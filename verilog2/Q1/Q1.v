==> flow/design.v <==
`timescale 1ns / 1ps
module Q1(input [3:0] no,
				input push1,
				input push2,
				input clk,
				output [3:0] sum,
				output ledpin,
				output  sf_e,
				output  e,
				output  rs,
				output  rw,
				output  d,
				output  c,
				output  b1,
				output  a1
    );
reg [3:0] a,b;
wire carry;
	always @(posedge clk)
	begin
		if(push1 == 1)
			a = no;
		else if(push2 == 1)
			b = no;
	end
	add4 add4_1(.a(a[3:0]),.b(b[3:0]),.sum(sum[3:0]),.carry(carry));
	assign ledpin = carry;
	printLCD print_1(.value(sum[3:0]),.clk(clk),.sf_e(sf_e),.e(e),.rs(rs),.rw(rw),.d(d),.c(c),.b(b1),.a(a1));
endmodule
module printLCD(value,clk, sf_e, e, rs, rw, d, c, b, a);
input [3:0] value;
input clk; 
output reg sf_e;  
output reg e;  
output reg rs;	 
output reg rw;	 
output reg d;	 
output reg c;	 
output reg b;	 
output reg a;	 
reg [26:0] count = 0;	 
reg [5:0] code;	 
reg refresh;	 
always @ (posedge clk) begin
count <= count + 1;
case (count [26:21])	 
0: code <= 6'h03;	 
1: code <= 6'h03;	 
2: code <= 6'h03;	 
3: code <= 6'h02;	 
4: code <= 6'h02;  
5: code <= 6'h08;  
6: code <= 6'h00;  
7: code <= 6'h06;  
8: code <= 6'h00;  
9: code <= 6'h0C;  
10: code <= 6'h00;  
11: code <= 6'h01;  
12: begin 
	if (value <= 4'h9)
	begin
		code <= 6'h23;
	end
	else
		code <= 6'h24;
	end
13: begin 
	if (value <= 4'h9)
	begin
		code <= 6'h20 + value[3:0];
	end
	else
		code <= 6'h20 + value[3:0] - 4'b1001;
	end
default: code <= 6'h10;  
endcase 
refresh <= count[ 20 ];  
sf_e <= 1; e <= refresh; 
rs <= code[5]; rw <= code[4]; 
d <= code[3]; c <= code[2]; 
b <= code[1]; a <= code[0]; 
end  
endmodule
module add1(input x,
			input y,
			input cin,
			output s,
			output cout
	);
	 assign {cout,s} = x + y + cin;
endmodule
module add4(input [3:0] a,
			input [3:0] b,
			output [3:0] sum,
			output carry
	);
	 wire c;
	 wire tmp0;
	 wire tmp1;
	 wire tmp2;
	 assign c = 1'b0;
	 add1 sum0(.x(a[0]), .y(b[0]), .cin(c), .s(sum[0]), .cout(tmp0));
	 add1 sum1(.x(a[1]), .y(b[1]), .cin(tmp0), .s(sum[1]), .cout(tmp1));
	 add1 sum2(.x(a[2]), .y(b[2]), .cin(tmp1), .s(sum[2]), .cout(tmp2));
	 add1 sum3(.x(a[3]), .y(b[3]), .cin(tmp2), .s(sum[3]), .cout(carry));
endmodule
### From RTL to reports: Q1

Tool output for the design above, in the order of the flow.
Line numbers count from 1 in the design file above.
Cell names lack the library's common part.
The mark - stands for no value.

| inputs | value |
|---|---|
| top | Q1 |
| clock | clk |
| cell library | sky130hd |
| library corner | tt_025C_1v80 |

### After elaboration

Source: Yosys, flattened and elaborated, memories not mapped. Widths are those after wreduce. Registers that Yosys merges into a memory's read port (data or address) are not register bits. Print and check cells do not count. Equal cells are merged and count once.

| cells by class | value |
|---|---|
| $lt $le $gt $ge | 1 |
| multiplexer cells | 3 |
| reductions and logical operators | 5 |
| add/subtract/negate cells | 10 |
| bitwise gates (word level) | 1 |
| equality and inequality tests | 13 |

Operators with widths:

| cell | count |
|---|---|
| case mux 6 bit (select 9 bit) | 1 |
| == test 6 x 4 -> 1 bit (second input constant) | 6 |
| adder 27 x 1 -> 27 bit (second input constant) | 1 |
| == test 6 x 3 -> 1 bit (second input constant) | 4 |
| == test 6 x 2 -> 1 bit (second input constant) | 2 |
| adder 1 x 1 -> 2 bit | 4 |
| adder 2 x 1 -> 2 bit | 3 |
| OR reduction 3 bit | 2 |
| == test 6 x 1 -> 1 bit (second input constant) | 1 |
| adder 6 x 4 -> 6 bit (first input constant) | 1 |
| subtractor 6 x 4 -> 6 bit (second input constant) | 1 |
| zero test 6 bit | 1 |
| 2-to-1 mux 6 bit | 1 |
| <= comparator 4 bit (second input constant) | 1 |
| 2-to-1 mux 3 bit | 1 |
| AND reduction 2 bit | 1 |
| OR reduction 2 bit | 1 |
| NOT 1 bit | 1 |

| bit counts | value |
|---|---|
| bits of input ports | 7 |
| cells after elaboration | 45 |
| flip-flop bits (word level) | 49 |
| output and inout bits | 13 |

### Longest topological paths

Yosys ltp: most cells in a row. Word level: on the elaborated netlist, between registers, memories and ports. Mapped: between sequential cells and ports; inverters and the memories' decode and read muxes count.

| logic depth | value |
|---|---|
| word-level depth | 8 |
| ABC_AREA | 0 |
| mapped depth | 9 |
| depth with buffers taken out | 9 |

### Mapped cells and area

The flow's flattened synthesis, as Yosys stat reports it; memories are mapped. The netlist is that of the ABC_AREA named above (0 if unset); the other value can give another one.
The area totals of this step are shown rounded.

| synthesis totals | value |
|---|---|
| cell area after synthesis | 2000 um^2 |
| standard cells after synthesis | 180 |
| flip-flops | 49 |
| area of sequential cells | 1060 um^2 |
| buffers | 9 |

Cell types:

| cell type | count | area in all (um^2) |
|---|---|---|
| dfxtp_1 | 41 | 820.787 |
| edfxtp_1 | 8 | 240.23 |
| xnor2_1 | 21 | 183.926 |
| fa_1 | 3 | 60.058 |
| nand3_1 | 12 | 60.058 |
| nand2_1 | 15 | 56.304 |
| xor2_1 | 6 | 52.55 |
| ha_1 | 4 | 50.048 |
| nand4_4 | 2 | 42.541 |
| nor4_4 | 2 | 42.541 |
| inv_1 | 11 | 41.29 |
| buf_4 | 5 | 37.536 |
| nand4_1 | 5 | 31.28 |
| and4_1 | 3 | 26.275 |
| and2_1 | 4 | 25.024 |
| nor2_1 | 6 | 22.522 |
| buf_2 | 4 | 20.019 |
| and3_1 | 3 | 18.768 |

Other cell types: 17; their cells: 25.
By module: a second synthesis without flattening, with its own total; a netlist apart from the flattened one above.

| unflattened totals | value |
|---|---|
| cells (unflattened synthesis) | 171 |
| area total of the unflattened synthesis | 1950 um^2 |

Rows give one instance, submodules left out.

By module:

| module | area (um^2) | times used | sequential area (um^2) | cells |
|---|---|---|---|---|
| printLCD | 1610 | 1 | 821 | 157 |
| Q1 | 254 | 1 | 240 | 9 |
| add1 | 20.0 | 4 | 0.0 | 1 |
| add4 | 3.8 | 1 | 0.0 | 1 |

### Timing after synthesis

Source: OpenSTA report_checks on the synthesized netlist (no wires, ideal clock, input and output delay 20% of the period each), path of least setup slack; recovery checks are left aside. Register names are those of the netlist, which keeps one name where synthesis merged equal registers.

| timing path post-synthesis | value |
|---|---|
| path type | register -> output |
| start point | register a[0] |
| end point | output port sum[3] |
| delay of the path | 1.895 ns |
| required time | 2.592 ns |
| time at the first pin | 0.000 ns |
| external output delay | 0.648 ns |
| arrival time | 1.895 ns |
| path buffers | 1 |
| period | 3.24 ns |
| path slack | 0.697 ns |
| driving pins on the path | 8 |
| synthesis period reached | 2.543 ns |

"delay of the path" = arrival - input delay + setup time.
At an output port there is no setup time.
"driving pins on the path": output pins that drive a net of the path, with the launching flip-flop's if there is one; two outputs of one cell count as two.
"synthesis period reached" is the clock period less the worst setup slack; recovery checks do not enter. This is arithmetic on one report: input and output delays are still those of the set period (20% each).
Between the ends stands the longest chain of elaborated cells between them, by number of cells; it is not shown to be the way that was timed. Of several equally long chains one is given.
Each line given opens the expression or statement behind the cell; cells for indexed reads and writes are added by Yosys, which also makes memories of some case tables.

| on the way, post-synthesis | value |
|---|---|
| path through | edfxtp_1 ha_1 inv_1 fa_1 fa_1 inv_1 fa_1 buf_4 |
| cells in the longest elaborated chain | 4 |
| elaborated cells on any way between the ends | 4 |
| RTL lines with such cells | 1 |
| classes of those cells | add/sub: 4 |

RTL lines, path post-synthesis:

| what | RTL line | source |
|---|---|---|
| from (decl) | 17 | `reg [3:0] a,b;` |
| from (assign) | 22 | `a = no;` |
| adder 1 x 1 -> 2 bit | 90 | `assign {cout,s} = x + y + cin;` |
| adder 2 x 1 -> 2 bit x3 | 90 |  |
| to (decl) | 6 | `output [3:0] sum,` |

Nets of the timed path that keep an RTL name, with a line that drives or declares them; the list need not be complete.

Nets with RTL names, path post-synthesis:

| signal | RTL line |
|---|---|
| add4_1.sum3.s | 90 |

### Timing after layout

From the final timing report of run 1: the path of least setup slack in the routed layout; clock arrival at registers is part of the times.

| timing path post-layout | value |
|---|---|
| path type | register -> output |
| start point | register a[0] |
| end point | output port sum[3] |
| external output delay | 0.82 ns |
| arrival time | 2.76 ns |
| period | 4.12 ns |
| driving pins on the path | 8 |
| required time | 3.30 ns |
| time at the first pin | 0.36 ns |
| path buffers | 1 |
| path slack | 0.53 ns |

Between the ends stands the longest chain of elaborated cells between them, by number of cells; it is not shown to be the way that was timed. Of several equally long chains one is given.

| on the way, post-layout | value |
|---|---|
| path through | edfxtp_1 ha_1 inv_1 fa_1 fa_1 inv_1 fa_1 clkdlybuf4s50_1 |
| cells in the longest elaborated chain | 4 |
| elaborated cells on any way between the ends | 4 |
| RTL lines with such cells | 1 |
| classes of those cells | add/sub: 4 |

RTL lines, path post-layout:

| what | RTL line | source |
|---|---|---|
| from (decl) | 17 | `reg [3:0] a,b;` |
| from (assign) | 22 | `a = no;` |
| adder 1 x 1 -> 2 bit | 90 | `assign {cout,s} = x + y + cin;` |
| adder 2 x 1 -> 2 bit x3 | 90 |  |
| to (decl) | 6 | `output [3:0] sum,` |

Memo
Re: implementation data of Q1

Q1 through Yosys and OpenROAD on sky130hd: 2 stored runs, unordered, with their settings and measured results. The constraints put input and output delay at 20% of the set period each and load the outputs with 0.01 pF.
"clock period achieved" means the clock period less the worst setup slack. The figure is calculated, with input and output delays left at 20% of the set period.
"allowed time less slack (worst setup path)" means the part of the period allowed to the worst setup path (the constraints hold back 20% at inputs and 20% at outputs) less its slack; where the path has registers, the arrival times of their clocks count too.
"overall power" rests on the timing tool's default activity at the inputs, not on a simulated workload.
Results are given in rounded form.
Among the settings, -- means not set for that run.

| setting or result | run 1 | run 2 |
|---|---|---|
| period_ns | 4.12 | 2.58 |
| CORE_UTILIZATION | 58 | 69 |
| PLACE_DENSITY_LB_ADDON | 0.04 | -- |
| HOLD_SLACK_MARGIN | 0.11 | -- |
| CELL_PAD_IN_SITES_GLOBAL_PLACEMENT | 1 | -- |
| CELL_PAD_IN_SITES_DETAIL_PLACEMENT | 1 | -- |
| GPL_ROUTABILITY_DRIVEN | 0 | -- |
| CTS_CLUSTER_SIZE | 65 | -- |
| CTS_CLUSTER_DIAMETER | 64 | -- |
| MIN_ROUTING_LAYER | met1 | -- |
| MAX_ROUTING_LAYER | met5 | -- |
| CAP_MARGIN | 20 | 20 |
| CORE_MARGIN | 2 | 2 |
| SLEW_MARGIN | 20 | 20 |
| worst-case hold slack (ns) | 0.344 | 0.341 |
| overall power (mW) | 0.879 | 1.35 |
| setup slack of the worst path (ns) | 0.534 | -0.163 |
| clock period achieved (ns) | 3.586 | 2.743 |
| final utilization (%) | 68.0 | 81.3 |
| chip area after synthesis (Yosys) (um^2) | 2000 | 2000 |
| allowed time less slack (worst setup path) (ns) | 2.76 | 2.23 |
| class of the worst setup path | register -> output | register -> output |
| area of the die (um^2) | 3930 | 3340 |
| setup total negative slack (ns) | 0.000 | -0.163 |
| standard-cell area after routing (um^2) | 2250 | 2240 |
