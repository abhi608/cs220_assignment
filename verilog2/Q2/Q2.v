==> flow/design.v <==
`timescale 1ns / 1ps
module Q2(
				input set,
				input reset,
				input [3:0] init,
				input clk,
				output [3:0] out
	);
	wire set1,reset1;
	wire [3:0] init1;
	reg [3:0] out1;
	assign set1 = set;
	assign reset1 = reset;
	assign init1 = init;
	integer count = 0;
	initial begin
		out1 = 0;
	end
	 always @ (posedge clk)
	 	begin
	 		if (set1 == 1)
				out1 = init1;
			if (reset1 == 1)
				out1 = 0;
			if (count == 50000000)
			begin
				out1 = out1 + 1;
				count = 0;
			end
			else count = count +1;
	 	end
	assign out = out1;
endmodule
### From RTL to reports: Q2

The steps from the RTL of Q2 to its reports follow in flow order.
Lines are those of the file above, counted from 1.
Library cell names are shortened.
Not given: n/a

| set-up | value |
|---|---|
| top | Q2 |
| clock input | clk |
| library | sky130hd |
| library corner | tt_025C_1v80 |

### Word-level counts

Counts by Yosys on the flattened word-level netlist (proc, flatten, opt, wreduce; memories kept). Register bits leave out memories and registers merged into their read ports (data or address); mux counts leave out enables and synchronous resets folded into registers. Print and check cells are left out. Cells with the same type and inputs are merged into one.

| bit counts | value |
|---|---|
| bits in registers | 36 |
| bits of input ports | 7 |
| output and inout port bits | 4 |
| elaborated cells | 8 |

| operators by class | value |
|---|---|
| add/sub/neg operators | 2 |
| eq/ne operators | 1 |
| muxes and demuxes | 3 |

Operators by type and width:

| kind | count |
|---|---|
| 32-bit by 2-bit adder with 32-bit output with constant B | 1 |
| 32-bit by 27-bit == test with 1-bit output with constant B | 1 |
| 4-bit 2-to-1 mux | 3 |
| 4-bit by 1-bit adder with 4-bit output with constant B | 1 |

### Longest topological paths

Longest topological path by Yosys (ltp), each cell counted once; first at word level (registers and memories cut), then after technology mapping (sequential cells cut; the memories' decode and read muxes count).

| logic depth | value |
|---|---|
| depth after elaboration | 4 |
| ABC_AREA | 0 |
| depth in mapped cells | 6 |
| gate-level depth less buffers | 6 |

### Netlist

Source: synth_stat.txt of the flow (Yosys; design flattened, memories mapped). It holds for the ABC_AREA given above (unset counts as 0); a run with the other value may have another netlist.
The area totals of this step are shown rounded.

| synthesis totals | value |
|---|---|
| cell count | 170 |
| synthesis area | 0.00163 sq mm |
| sequential area | 0.0007207 sq mm |
| flip-flops | 36 |
| buffers | 4 |

Cell types:

| cell type | count | area in all (sq um) |
|---|---|---|
| dfxtp_1 | 36 | 720.691 |
| xnor2_1 | 15 | 131.376 |
| xor2_1 | 15 | 131.376 |
| nor2_1 | 26 | 97.594 |
| nand4_1 | 14 | 87.584 |
| nand3_1 | 10 | 50.048 |
| nor4_4 | 2 | 42.541 |
| mux2i_1 | 4 | 40.038 |
| ha_1 | 3 | 37.536 |
| nand2_1 | 9 | 33.782 |
| and4_1 | 3 | 26.275 |
| nand4_2 | 2 | 25.024 |
| nor3_1 | 4 | 20.019 |
| inv_1 | 5 | 18.768 |
| nor4_1 | 3 | 18.768 |
| a31oi_1 | 2 | 12.512 |
| and3_1 | 2 | 12.512 |
| nor2b_1 | 2 | 12.512 |

Not listed: further types 13, cells in them 13.

### Path before layout

Source: OpenSTA report_checks on the synthesized netlist (no wires, ideal clock, input and output delay 20% of the period each), path of least setup slack; recovery checks are left aside. Register names are those of the netlist, which keeps one name where synthesis merged equal registers.

| path post-synthesis | value |
|---|---|
| kind | register -> register |
| start | reg count[4] |
| end | reg out1[1] |
| clock period | 1.75 ns |
| library setup time | 0.121 ns |
| launch time at the first pin | 0.000 ns |
| arrival | 1.590 ns |
| required time | 1.629 ns |
| setup slack | 0.039 ns |
| path delay | 1.711 ns |
| stages on the path | 5 |
| path buffers | 0 |
| period reached after synthesis | 1.711 ns |

"path delay" = arrival - input delay + setup time.
"stages on the path" counts driving pins, that of a launching flip-flop among them; a cell with two outputs on the path counts twice.
"period reached after synthesis" = period - worst setup slack (recovery checks aside). The figure is calculated, with input and output delays left at 20% of the set period.
Between the ends stands the longest chain of elaborated cells between them, by number of cells; it is not shown to be the way that was timed. Of several equally long chains one is given.
A line is the first line of the expression or statement that the cell stems from. Yosys adds cells for indexed reads and writes and turns some case tables into memories.
A register here has more assigning lines than the two given.

| on the way, post-synthesis | value |
|---|---|
| cell sequence | dfxtp_1 > nor4_1 > nand4_1 > nor4_4 > mux2_2 |
| cells in the longest elaborated chain | 2 |
| elaborated cells between the ends (all ways) | 2 |
| RTL lines with such cells | 1 |
| those cells by class | eq/ne (1); mux (1) |

Ends and longest elaborated chain, post-synthesis:

| item | line | RTL |
|---|---|---|
| start, declared | 15 | `integer count = 0;` |
| start, assigned | 28 | `count = 0;` |
| start, assigned | 30 | `else count = count +1;` |
| 32-bit by 27-bit == test with 1-bit output | 25 | `if (count == 50000000)` |
| 4-bit 2-to-1 mux | 25 |  |
| end, assigned | 22 | `out1 = init1;` |
| end, assigned | 27 | `out1 = out1 + 1;` |
| end, declared | 11 | `reg [3:0] out1;` |

### Path in the finished layout

From the final timing report of run A: the path of least setup slack in the routed layout; clock arrival at registers is part of the times.

| path after layout | value |
|---|---|
| kind | register -> register |
| start | reg count[27] |
| end | reg out1[1] |
| clock period | 1.86 ns |
| library setup time | 0.10 ns |
| launch time at the first pin | 0.34 ns |
| arrival | 1.96 ns |
| required time | 2.09 ns |
| setup slack | 0.14 ns |
| stages on the path | 5 |
| path buffers | 0 |

Between the ends stands the longest chain of elaborated cells between them, by number of cells; it is not shown to be the way that was timed. Of several equally long chains one is given.
A register here has more assigning lines than the two given.

| on the way, after layout | value |
|---|---|
| cell sequence | dfxtp_1 > nor4_1 > nand2_1 > nor4_4 > mux2_2 |
| cells in the longest elaborated chain | 2 |
| elaborated cells between the ends (all ways) | 2 |
| RTL lines with such cells | 1 |
| those cells by class | eq/ne (1); mux (1) |

Ends and longest elaborated chain, after layout:

| item | line | RTL |
|---|---|---|
| start, declared | 15 | `integer count = 0;` |
| start, assigned | 28 | `count = 0;` |
| start, assigned | 30 | `else count = count +1;` |
| 32-bit by 27-bit == test with 1-bit output | 25 | `if (count == 50000000)` |
| 4-bit 2-to-1 mux | 25 |  |
| end, assigned | 22 | `out1 = init1;` |
| end, assigned | 27 | `out1 = out1 + 1;` |
| end, declared | 11 | `reg [3:0] out1;` |

Hand-over note for Q2

Record of 2 stored runs of the RTL-to-layout flow on Q2, platform sky130hd. The runs are unordered. Constraints: input delay and output delay 20% of the set period each, output load 0.01 pF.
By "period reached" is meant the clock period of the run minus its worst setup slack. This is arithmetic on one report: input and output delays are still those of the set period (20% each).
"worst path time" means the part of the period allowed to the worst setup path (the constraints hold back 20% at inputs and 20% at outputs) less its slack; where the path has registers, the arrival times of their clocks count too.
The results are shown rounded.

#### Run A

| setting | value |
|---|---|
| period_ns | `1.86` |
| CORE_UTILIZATION | `62` |
| CAP_MARGIN | `20` |
| CORE_MARGIN | `2` |
| SLEW_MARGIN | `20` |

| result | value |
|---|---|
| worst path time | 1.72 ns |
| critical path type | register -> register |
| period reached | 1.723 ns |
| summed negative setup slack | 0.000 ns |
| std-cell area (final layout) | 0.001907 sq mm |
| worst setup slack after layout | 0.137 ns |
| mapped cell area after synthesis | 0.00163 sq mm |
| die footprint | 0.003056 sq mm |

#### Run B

| setting | value |
|---|---|
| period_ns | `1.66` |
| CORE_UTILIZATION | `35` |
| PLACE_DENSITY_LB_ADDON | `0.18` |
| CORE_ASPECT_RATIO | `1.18` |
| CELL_PAD_IN_SITES_GLOBAL_PLACEMENT | `2` |
| GPL_TIMING_DRIVEN | `0` |
| CTS_CLUSTER_SIZE | `59` |
| CTS_CLUSTER_DIAMETER | `211` |
| SLEW_MARGIN | `15` |
| MAX_ROUTING_LAYER | `met4` |
| CAP_MARGIN | `20` |
| CORE_MARGIN | `2` |

| result | value |
|---|---|
| period reached | 1.712 ns |
| mapped cell area after synthesis | 0.00163 sq mm |
| worst path time | 1.71 ns |
| critical path type | register -> register |
| worst setup slack after layout | -0.052 ns |
| die footprint | 0.005222 sq mm |
| std-cell area (final layout) | 0.002218 sq mm |
| summed negative setup slack | -0.093 ns |

End of note.
