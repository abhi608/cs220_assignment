==> flow/design.v <==
`timescale 1ns / 1ps
module regfile (input clk,
				input wenable,
				output [3:0] outreg1,
				output [3:0] outreg2,
				input [3:0] no,
				input push1,
				input push2,
				input push3,
				input push4
	);
	reg [3:0] register[15:0];
	reg [3:0] tmp1;
	reg [3:0] tmp2;
	initial begin 
		tmp1 = 4'b0000;
		tmp2 = 4'b0000;
	end
	reg [3:0] rr1,rr2,wr,wdata;
	always @(posedge clk)
		begin
			if(push1 == 1)
				rr1 = no;
			else if(push2 == 1)
				rr2 = no;
			else if(push3 == 1)
				wr = no;
			else if(push4 == 1)
				wdata = no;
		end
	always @(posedge clk)
		begin
			if(wenable == 1'b1)
				begin
					register[wr] <= wdata;
					tmp1 <= 4'bz;
					tmp2 <= 4'bz; 
				end
			else
				begin
					tmp1 <= register[rr1];
					tmp2 <= register[rr2];
				end
		end
	assign outreg1 = tmp1;
	assign outreg2 = tmp2;
endmodule
* Reports on regfile
Tool output for the design above, in the order of the flow. Line numbers count from 1 in the design file above. Operators: Yosys type, input widths -> output width; for muxes data width and select width s. A cell with n/a has no value.
Set-up: design top regfile, clock clk, cell library sky130hd, library corner tt_025C_1v80

* Elaborated design
Source: Yosys, flattened and elaborated, memories not mapped. Widths are those after wreduce. Print and check cells do not count. Equal cells are merged and count once. Yosys's memory passes give these memory sizes; they may raise the number of words (mostly to a power of two), join words into wider ones and drop unused or constant bits.
Word-level totals: register bits 24, RAM bits 64, clocked read ports x word width 8, memories 1, input port bits 10, output and inout bits 8, word-level cells 20
Memory list:
- register | depth 16, width 4, rd ports 2, write ports 1, RTL line 12 | reg [3:0] register[15:0];
Cells by class: muxes and demuxes 7, bitwise operators 3, reduce/logical cells 3
Operators with widths (number):
- $mux 4 | 6
- $reduce_and 4->1 | 1
- $not 1->1 | 3
- $reduce_and 3->1 | 1
- $reduce_and 2->1 | 1
- $mux 1 | 1

* Logic depth
Depth = most cells in a row (Yosys ltp): at word level without a register or memory, in the mapped netlist without a sequential cell, where the memories' decode and read muxes count.
Logic depth: depth in word-level cells 3, ABC_AREA 0, mapped depth 5, gate-level depth less buffers 3

* After synthesis
Yosys stat after the flow's synthesis: flattened, memories mapped to cells. It holds for the ABC_AREA given above (unset counts as 0); a run with the other value may have another netlist. The area totals of this step are shown rounded.
Mapped netlist: mapped cells 210, chip area (Yosys) 0.004061 mm², area of sequential cells 0.002723 mm², flip-flop cells 96, buffer cells 9
Cell types:
- sky130_fd_sc_hd__edfxtp_1 | number 80, total area 2.4E+03 µm²
- sky130_fd_sc_hd__mux4_1 | number 28, total area 735.706 µm²
- sky130_fd_sc_hd__dfxtp_1 | number 16, total area 320.307 µm²
- sky130_fd_sc_hd__mux2_2 | number 8, total area 90.086 µm²
- sky130_fd_sc_hd__mux4_2 | number 4, total area 90.086 µm²
- sky130_fd_sc_hd__nand3_1 | number 17, total area 85.082 µm²
- sky130_fd_sc_hd__a22oi_1 | number 8, total area 60.058 µm²
- sky130_fd_sc_hd__nor2_1 | number 14, total area 52.55 µm²
- sky130_fd_sc_hd__buf_12 | number 2, total area 40.038 µm²
- sky130_fd_sc_hd__nand2_1 | number 9, total area 33.782 µm²
- sky130_fd_sc_hd__nor2b_1 | number 4, total area 25.024 µm²
- sky130_fd_sc_hd__buf_6 | number 2, total area 22.522 µm²
- sky130_fd_sc_hd__nor3_1 | number 4, total area 20.019 µm²
- sky130_fd_sc_hd__nand2b_1 | number 3, total area 18.768 µm²
- sky130_fd_sc_hd__nand3b_1 | number 2, total area 15.014 µm²
- sky130_fd_sc_hd__clkbuf_1 | number 3, total area 11.261 µm²
- sky130_fd_sc_hd__buf_2 | number 2, total area 10.01 µm²
- sky130_fd_sc_hd__nor4b_1 | number 1, total area 8.758 µm²
Other cell types: 3; their cells: 3.

* Timing after synthesis
OpenSTA on the mapped netlist: ideal clock, no wires. The path of least setup slack (recovery checks aside). Input and output delay are each 20% of the period. Register names are those of the netlist, which keeps one name where synthesis merged equal registers.
Path post-synthesis: path kind input -> register, start point in wenable, end point mem register[0][0], clock period 2.63 ns, external input delay 0.526 ns, setup time 0.361 ns, launch time at the first pin 0.526 ns, arrival time 1.341 ns, required time 2.269 ns, slack 0.928 ns, path delay 1.176 ns, stages 2, path buffers 0, period reached after synthesis 1.702 ns
"path delay" is the arrival time less input delay plus setup time. "stages" counts driving pins, that of a launching flip-flop among them; a cell with two outputs on the path counts twice. "period reached after synthesis" is the clock period less the worst setup slack; recovery checks do not enter. This is arithmetic on one report: input and output delays are still those of the set period (20% each). Between the ends stands the longest chain of elaborated cells between them, by number of cells; it is not shown to be the way that was timed. Of several equally long chains one is given. A line is the first line of the expression or statement that the cell stems from. Yosys adds cells for indexed reads and writes and turns some case tables into memories. Only ways into the end's enable, where the timed path ends, are counted here.
On the way, post-synthesis: cell sequence sky130_fd_sc_hd__or3b_2 > sky130_fd_sc_hd__nor3_1, length of the longest elaborated chain 1, elaborated cells on any way between the ends 2, source lines of those cells 1, those cells by class mux (2)
Ends and longest elaborated chain, post-synthesis:
- start: declaration | RTL line 3 | input wenable,
- $mux 4 | RTL line 33 | if(wenable == 1'b1)
- end: declaration | RTL line 12 | reg [3:0] register[15:0];

* Worst path after layout
From the final timing report of run 2: the path of least setup slack in the routed layout; clock arrival at registers is part of the times.
Path post-layout: path kind register -> register, start point reg (name not given), end point reg tmp2[1], clock period 1.13 ns, setup time 0.12 ns, launch time at the first pin 0.34 ns, arrival time 1.76 ns, required time 1.35 ns, slack -0.41 ns, stages 6, path buffers 2
On the way, post-layout: cell sequence sky130_fd_sc_hd__dfxtp_2 > sky130_fd_sc_hd__buf_8 > sky130_fd_sc_hd__buf_12 > sky130_fd_sc_hd__mux4_2 > sky130_fd_sc_hd__a22oi_2 > sky130_fd_sc_hd__nand3_1
Ends and longest elaborated chain, post-layout:
- end: assignment | RTL line 37 | tmp2 <= 4'bz;
- end: assignment | RTL line 42 | tmp2 <= register[rr2];
- end: declaration | RTL line 14 | reg [3:0] tmp2;
Chain of elaborated cells between the ends: none given.

Lab notebook: regfile

Below are 2 stored runs of the flow (Yosys, OpenROAD; platform sky130hd) on regfile, each with its settings and what was measured, unordered. Constraints: input delay and output delay 20% of the set period each, output load 0.01 pF.
By "achieved clock period" is meant the clock period of the run minus its worst setup slack. This is arithmetic on one report: input and output delays are still those of the set period (20% each).
By "worst setup path time" is meant the share of the clock period that the worst setup path is allowed (20% is reserved at inputs, 20% at outputs), minus its slack. Clock arrival times at its registers enter into it.
"power": no workload was simulated; the value follows from the tool's default switching activity.
Measured values are rounded.
[run 1] settings: period_ns=1.3, CORE_UTILIZATION=66, PLACE_DENSITY=0.4, CORE_MARGIN=10, CELL_PAD_IN_SITES_GLOBAL_PLACEMENT=2, ABC_AREA=1, GPL_TIMING_DRIVEN=0, CTS_CLUSTER_SIZE=39, CTS_CLUSTER_DIAMETER=375, CAP_MARGIN=30, MAX_ROUTING_LAYER=met5, SLEW_MARGIN=20
[run 1] result: did not finish, placement stopped with GPL-0301
[run 2] settings: period_ns=1.13, CORE_UTILIZATION=44, PLACE_DENSITY_LB_ADDON=0.13, CELL_PAD_IN_SITES_GLOBAL_PLACEMENT=0, TNS_END_PERCENT=5, GPL_TIMING_DRIVEN=0, CTS_CLUSTER_SIZE=91, CAP_MARGIN=30, CORE_MARGIN=2, SLEW_MARGIN=20
[run 2] result: chip area after synthesis (Yosys) 0.004061 mm², die area 0.01002 mm², standard-cell area of the final layout 0.004778 mm², utilization 52.5%, worst setup slack after layout -0.405 ns, total negative slack -23.25 ns, worst hold slack 0.476 ns, power 0.00752 W, achieved clock period 1.535 ns, worst setup path time 1.54 ns, worst setup path kind register -> register
